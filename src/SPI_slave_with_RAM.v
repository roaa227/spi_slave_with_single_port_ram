==> flow/design.v <==
module RAM#(
    parameter MEM_DEPTH =256,
    parameter ADDR_SIZE=8
)(
input clk,rst_n,rx_valid,
input[ADDR_SIZE+1:0] din,
output reg [ADDR_SIZE-1:0] dout,
output reg tx_valid
);
reg [ADDR_SIZE-1:0] mem[MEM_DEPTH-1:0];
reg [ADDR_SIZE-1:0] wr_address,r_address ; 
reg tx_valid_int; 
reg [ADDR_SIZE-1:0] dout_int;
always @(posedge clk) begin
    if (~rst_n) begin
        tx_valid <= 0;
        tx_valid_int <= 0;
        dout <= 0;
        dout_int <= 0;
    end else begin
        tx_valid <= tx_valid_int;
        dout <= dout_int;
        if (rx_valid) begin
            tx_valid_int <= 0;
            case (din[ADDR_SIZE+1:ADDR_SIZE])
                2'b00: wr_address <= din[ADDR_SIZE-1:0];
                2'b01: mem[wr_address] <= din[ADDR_SIZE-1:0];
                2'b10: r_address <= din[ADDR_SIZE-1:0];
                2'b11: begin
                    dout_int <= mem[r_address];
                    tx_valid_int <= 1'b1;
                end
            endcase
        end
    end
end
endmodule
module SPI_slave(clk, rst_n, MOSI, tx_data, tx_valid, SS_n, MISO, rx_data, rx_valid);
    input clk, rst_n, MOSI, tx_valid, SS_n;
    input [7:0] tx_data;
    output reg MISO, rx_valid;
    output reg [9:0] rx_data;
    parameter IDLE = 0;
    parameter CHK_CMD = 1;
    parameter WRITE = 2;
    parameter READ_ADD = 3;
    parameter READ_DATA = 4;
    reg read_flag = 0;
    reg [2:0] next_state, current_state;
    always @(posedge clk) begin
        if(~rst_n) 
            current_state <= IDLE;
        else
            current_state <= next_state;
    end
    always @(*) begin
        case (current_state)
            IDLE: begin
                if(SS_n)
                    next_state = IDLE;
                else   
                    next_state = CHK_CMD;
            end
            CHK_CMD: begin
                if(SS_n==0 && MOSI==0)
                    next_state = WRITE;
                else if(SS_n==0 && MOSI==1 && read_flag==0) begin
                    next_state = READ_ADD;
                end
                else begin
                    next_state = READ_DATA;
                end
            end
            WRITE: begin
                if(SS_n)
                    next_state = IDLE;
                else
                    next_state = WRITE;
            end
            READ_ADD: begin
                if(SS_n)
                    next_state = IDLE;
                else
                    next_state = READ_ADD;
            end
            READ_DATA: begin
                if(SS_n)
                    next_state = IDLE;
                else
                    next_state = READ_DATA;
            end
            default : next_state = IDLE;
        endcase
    end
    reg [4:0] counter;
    reg [9:0] shft_reg;
    always @(posedge clk) begin
        if(~rst_n) begin
            counter <= 0;
            rx_data <= 0;
            rx_valid <= 0;
            shft_reg <= 0;
            MISO <= 0;
        end
        else begin
            case (current_state)
                IDLE: begin
                    counter <= 0;
                    rx_data <= 0;
                    rx_valid <= 0;
                    shft_reg <= 0;
                    MISO <= 0;
                end
                CHK_CMD: begin
                    counter <= 0;
                    rx_data <= 0;
                    rx_valid <= 0;
                    shft_reg <= 0;
                    MISO <= 0;
                end
                WRITE: begin
                    if (counter < 10) begin
                        shft_reg <= {shft_reg[8:0], MOSI};
                        if (counter == 9) begin
                            rx_valid <= 1;
                            rx_data <= shft_reg;
                        end else begin
                            rx_valid <= 0;
                        end
                        counter <= counter + 1;
                    end else begin
                        counter <= 0; 
                    end
                end
                READ_ADD: begin
                    read_flag <= 1;
                    if (counter <= 10) begin
                        shft_reg <= {shft_reg[8:0], MOSI};
                        if (counter == 10) begin
                            rx_valid <= 1;
                            rx_data <= shft_reg;
                        end else begin
                            rx_valid <= 0;
                        end
                        counter <= counter + 1;
                    end else begin
                        counter <= 0; 
                    end
                end
                READ_DATA: begin
                    read_flag <= 0;
                    if (counter <= 20) begin
                        if (counter <= 10) begin  
                            shft_reg <= {shft_reg[8:0], MOSI};
                            if (counter == 10) begin
                                rx_valid <= 1;
                                rx_data <= shft_reg; 
                            end else begin
                                rx_valid <= 0;
                            end
                        end else begin  
                            rx_valid <= 0; 
                            if (tx_valid) begin
                                case (counter)
                                    13: MISO <= tx_data[7];
                                    14: MISO <= tx_data[6];
                                    15: MISO <= tx_data[5];
                                    16: MISO <= tx_data[4];
                                    17: MISO <= tx_data[3];
                                    18: MISO <= tx_data[2];
                                    19: MISO <= tx_data[1];
                                    20: MISO <= tx_data[0];
                                    default: MISO <= 0;
                                endcase
                            end else begin
                                MISO <= 0;
                            end
                        end
                        counter <= counter + 1;
                    end else
                        counter <= 0; 
                end
            endcase
        end   
    end
endmodule
module SPI_slave_with_RAM(clk, rst_n, MOSI, MISO, SS_n);
    input clk, rst_n, MOSI, SS_n;
    output MISO;
    wire [9:0] rx_data;
    wire rx_valid;
    wire [7:0] tx_data;
    wire tx_valid;
    SPI_slave inst1(
        .clk(clk),
        .rst_n(rst_n), 
        .MOSI(MOSI), 
        .tx_data(tx_data), 
        .tx_valid(tx_valid), 
        .SS_n(SS_n), 
        .MISO(MISO), 
        .rx_data(rx_data), 
        .rx_valid(rx_valid));
    RAM #(
    .MEM_DEPTH(256),
    .ADDR_SIZE(8)
    ) 
    inst2(
    .clk(clk),
    .rst_n(rst_n),
    .rx_valid(rx_valid),
    .din(rx_data),
    .dout(tx_data),
    .tx_valid(tx_valid)
    );
endmodule
From RTL to reports: SPI_slave_with_RAM
The steps from the RTL of SPI_slave_with_RAM to its reports follow in flow order.
Lines are those of the file above, counted from 1.
Cell names lack the library's common part.
{ "design": {"top": "SPI_slave_with_RAM", "clock_port": "clk", "library": "sky130hd", "corner": "tt_025C_1v80"} }

Word-level counts
Source: Yosys, flattened and elaborated, memories not mapped. Widths are those after wreduce. Registers that Yosys merges into a memory's read port (data or address) are not register bits. Print and check cells do not count. Equal cells are merged and count once.
Memory sizes are those after Yosys's memory passes, which may raise the word count (mostly to a power of two), join words into wider ones and drop unused or constant bits.
{ "word_totals": {"register_bits": 57, "latchBits": 0, "ram_bits": 2048, "rom_bits": 0, "clocked_rd_ports_x_width": 8, "mem_count": 1, "in_bits": 4, "out_inout_bits": 1, "word_cells": 105} }
{ "classes": {"n_addsub": 1, "multipliers": 0, "n_div": 0, "cmp": 3, "eq_ne": 22, "shifts": 0, "n_mux": 44, "n_logic": 3, "reduce_logical": 19} }
{ "mem_list": {"columns": ["memory", "size", "width", "rd", "wr", "line", "source"], "rows": [
  ["inst2.mem", 256, 8, 1, 1, 10, "reg [ADDR_SIZE-1:0] mem[MEM_DEPTH-1:0];"]
]} }
{ "ops": {"columns": ["op", "count"], "rows": [
  ["10-bit parallel mux with 4-bit select", 2],
  ["10-bit two-way mux", 8],
  ["8-bit two-way mux", 6],
  ["5-bit by 4-bit equality test with 1-bit output with constant B", 5],
  ["5-bit equality test with constant B", 5],
  ["5-bit parallel mux with 4-bit select", 1],
  ["3-bit parallel mux with 5-bit select", 1],
  ["5-bit two-way mux", 3],
  ["1-bit two-way mux", 13],
  ["3-bit AND reduction", 4],
  ["3-bit two-way mux", 3],
  ["2-bit by 1-bit inequality test with 1-bit output with constant B", 4],
  ["4-bit AND reduction", 2],
  ["1-bit parallel mux with 8-bit select", 1],
  ["3-bit by 2-bit equality test with 1-bit output with constant B", 2],
  ["1-bit parallel mux with 2-bit select", 3],
  ["5-bit by 1-bit adder with 5-bit output with constant B", 1],
  ["5-bit by 4-bit less-or-equal comparator with 1-bit output with constant B", 1],
  ["5-bit by 4-bit < comparator with 1-bit output with constant B", 1],
  ["5-bit less-or-equal comparator with constant B", 1],
  ["2-bit equality test with constant B", 2],
  ["2-bit AND reduction", 2],
  ["2-bit nonzero test", 2],
  ["4-bit nonzero test", 1],
  ["1-bit parallel mux with 4-bit select", 1],
  ["2-bit two-way mux", 2],
  ["1-bit logical AND", 3],
  ["1-bit inverter", 3]
]} }
Not listed: further kinds 9, cells in them 9.

Logic depth
Yosys ltp: most cells in a row. Word level: on the elaborated netlist, between registers, memories and ports. Mapped: between sequential cells and ports; inverters and the memories' decode and read muxes count.
{ "depth": {"depth_word": 6, "ABC_AREA": 0, "depth_mapped": 13} }

Mapped cells and area
The flow's flattened synthesis, as Yosys stat reports it; memories are mapped. The netlist is that of the ABC_AREA named above (0 if unset); the other value can give another one.
{ "by_type": {"columns": ["cell", "count", "area_total_um2"], "rows": [
  ["edfxtp_1", 2065, 6.2E+04],
  ["mux4_2", 273, 6.15E+03],
  ["mux2i_1", 437, 4.37E+03],
  ["o221ai_1", 159, 1.39E+03],
  ["nor2_1", 331, 1.24E+03],
  ["dfxtp_1", 50, 1000.96],
  ["mux4_1", 29, 761.981],
  ["buf_6", 52, 585.562],
  ["a21oi_1", 109, 545.523],
  ["o21ai_0", 101, 505.485],
  ["o22ai_1", 71, 444.176],
  ["clkbuf_1", 111, 416.65],
  ["nand2_1", 109, 409.142],
  ["buf_12", 13, 260.25],
  ["nor3_1", 51, 255.245],
  ["buf_2", 41, 205.197],
  ["nor2b_1", 32, 200.192],
  ["and2_1", 26, 162.656]
]} }
Not listed: further types 60, cells in them 308.
{ "synth_totals": {"stdcells": 4368, "yosys_area_um2": 83289.9, "seq_area_um2": 63010.4, "flip_flops": 2115} }
By module: a second synthesis without flattening, with its own total; a netlist apart from the flattened one above.
{ "hier_totals": {"cells_unflattened": 4238, "hier_area_um2": 82427.8} }
Rows give one instance, submodules left out.
{ "modules": {"columns": ["mod", "n_inst", "cells", "area_um2", "mod_seq_area_um2"], "rows": [
  ["RAM", 1, 4057, 80827.5, 62339.8],
  ["SPI_slave", 1, 181, 1600.3, 670.6],
  ["SPI_slave_with_RAM", 1, 0, 0.0, 0.0]
]} }

Path before layout
Source: OpenSTA report_checks on the synthesized netlist (no wires, ideal clock, input and output delay 20% of the period each), path of least setup slack; recovery checks are left aside. Register names are those of the netlist, which keeps one name where synthesis merged equal registers.
{ "synth_timing": {"path_kind": "register -> register", "start": "reg inst1.rx_data[0]", "end": "mem inst2.mem[0][0]", "tclk_ns": 5.65, "setup_ns": 0.861, "arrival_time_ns": 3.421, "slack_ns": 1.368, "path_delay_ns": 4.282, "path_stages": 1, "path_buffers": 0, "period_less_setup_slack_ns": 4.282} }
"path_delay_ns" = arrival - input delay + setup time.
"path_stages" counts driving pins, that of a launching flip-flop among them; a cell with two outputs on the path counts twice.
"period_less_setup_slack_ns" is the clock period less the worst setup slack; recovery checks do not enter. This is arithmetic on one report: input and output delays are still those of the set period (20% each).
The rows between start and end are the longest chain of elaborated cells between them; the timing report does not say that the signal goes this way. Where chains are equally long, one stands for them.
Each line given opens the expression or statement behind the cell; cells for indexed reads and writes are added by Yosys, which also makes memories of some case tables.
At most two assigning lines are given for a register; there are more.
{ "synth_between": {"path_cell_list": "dfxtp_1", "elab_chain_len": 3, "cells_between": 3, "lines_between": 3, "classes_between": "mux: 3"} }
{ "synth_lines": {"columns": ["item", "line", "source"], "rows": [
  ["from (decl)", 42, "output reg [9:0] rx_data;"],
  ["from (assign)", 126, "rx_data <= shft_reg;"],
  ["from (assign)", 141, "rx_data <= shft_reg;"],
  ["8-bit two-way mux", 25, "case (din[ADDR_SIZE+1:ADDR_SIZE])"],
  ["8-bit two-way mux", 23, "if (rx_valid) begin"],
  ["8-bit two-way mux", 15, "if (~rst_n) begin"],
  ["to (decl)", 10, "reg [ADDR_SIZE-1:0] mem[MEM_DEPTH-1:0];"]
]} }

Timing after layout
From the final timing report of flow run A: the path of least setup slack in the routed layout; clock arrival at registers is part of the times.
{ "layout_timing": {"path_kind": "register -> register", "start": "reg inst2.r_address[0]", "end": "reg inst2.dout_int[5]", "tclk_ns": 3.82, "setup_ns": 0.02, "arrival_time_ns": 4.02, "slack_ns": 0.61, "path_stages": 12, "path_buffers": 5} }
{ "layout_between": {"path_cell_list": "edfxtp_1 -> buf_6 -> buf_12 -> buf_16 -> buf_16 -> mux4_2 -> nor2_4 -> a221oi_4 -> nand4_1 -> a221oi_4 -> buf_4 -> o2111a_1"} }
{ "layout_lines": {"columns": ["item", "line", "source"], "rows": [
  ["from (decl)", 11, "reg [ADDR_SIZE-1:0] wr_address,r_address ;"],
  ["from (assign)", 28, "2'b10: r_address <= din[ADDR_SIZE-1:0];"],
  ["to (decl)", 13, "reg [ADDR_SIZE-1:0] dout_int;"]
]} }
No chain of elaborated cells between the ends is given.

Wiki page: SPI_slave_with_RAM / flow data

Measured data: module SPI_slave_with_RAM, platform sky130hd, 2 stored runs of the flow under differing settings, order arbitrary. Input and output delays are each 20% of the period that was set; the output load is 0.01 pF.
"clock period reached" is the run's clock period less its worst setup slack. It is reckoned from that one timing run; input and output delays stay at 20% of the period that was set.
"critical path time" is the time allowed to the run's worst setup path (the clock period less input and output delay, where it has them) less its slack. Clock arrival times count: a late capture clock shortens it, a late launch clock lengthens it.
"total power after layout" is the tool's figure for a default switching activity; nothing was simulated.

==> flow run A: settings <==
{ "period_ns": 3.82, "CORE_UTILIZATION": 26, "SETUP_SLACK_MARGIN": 1.14, "PLACE_DENSITY": 0.5, "CORE_MARGIN": 6, "CELL_PAD_IN_SITES_DETAIL_PLACEMENT": 0, "TNS_END_PERCENT": 25, "ABC_AREA": 0, "CTS_CLUSTER_SIZE": 80, "CTS_CLUSTER_DIAMETER": 192, "SLEW_MARGIN": 10, "MAX_ROUTING_LAYER": "met5", "CAP_MARGIN": 20 }
==> flow run A: results <==
total power after layout: 0.032856 W
critical path time: 3.21 ns
critical path type: register -> register
worst setup slack after layout: 0.609 ns
setup total negative slack: 0.000 ns
clock period reached: 3.211 ns
worst hold slack after layout: 0.470 ns
synthesis area: 83289.9 um2
standard-cell area after routing: 94336.7 um2
die footprint: 334072.0 um2
post-layout utilization: 29.6 %

==> flow run B: settings <==
{ "period_ns": 5.42, "SETUP_SLACK_MARGIN": 1.62, "CAP_MARGIN": 20, "CORE_MARGIN": 2, "CORE_UTILIZATION": 40, "SLEW_MARGIN": 20 }
==> flow run B: results <==
total power after layout: 0.032033 W
critical path time: 3.73 ns
critical path type: register -> register
worst setup slack after layout: 1.689 ns
setup total negative slack: 0.000 ns
clock period reached: 3.731 ns
worst hold slack after layout: 0.456 ns
synthesis area: 83289.9 um2
standard-cell area after routing: 93492.2 um2
die footprint: 211890.0 um2
post-layout utilization: 45.2 %
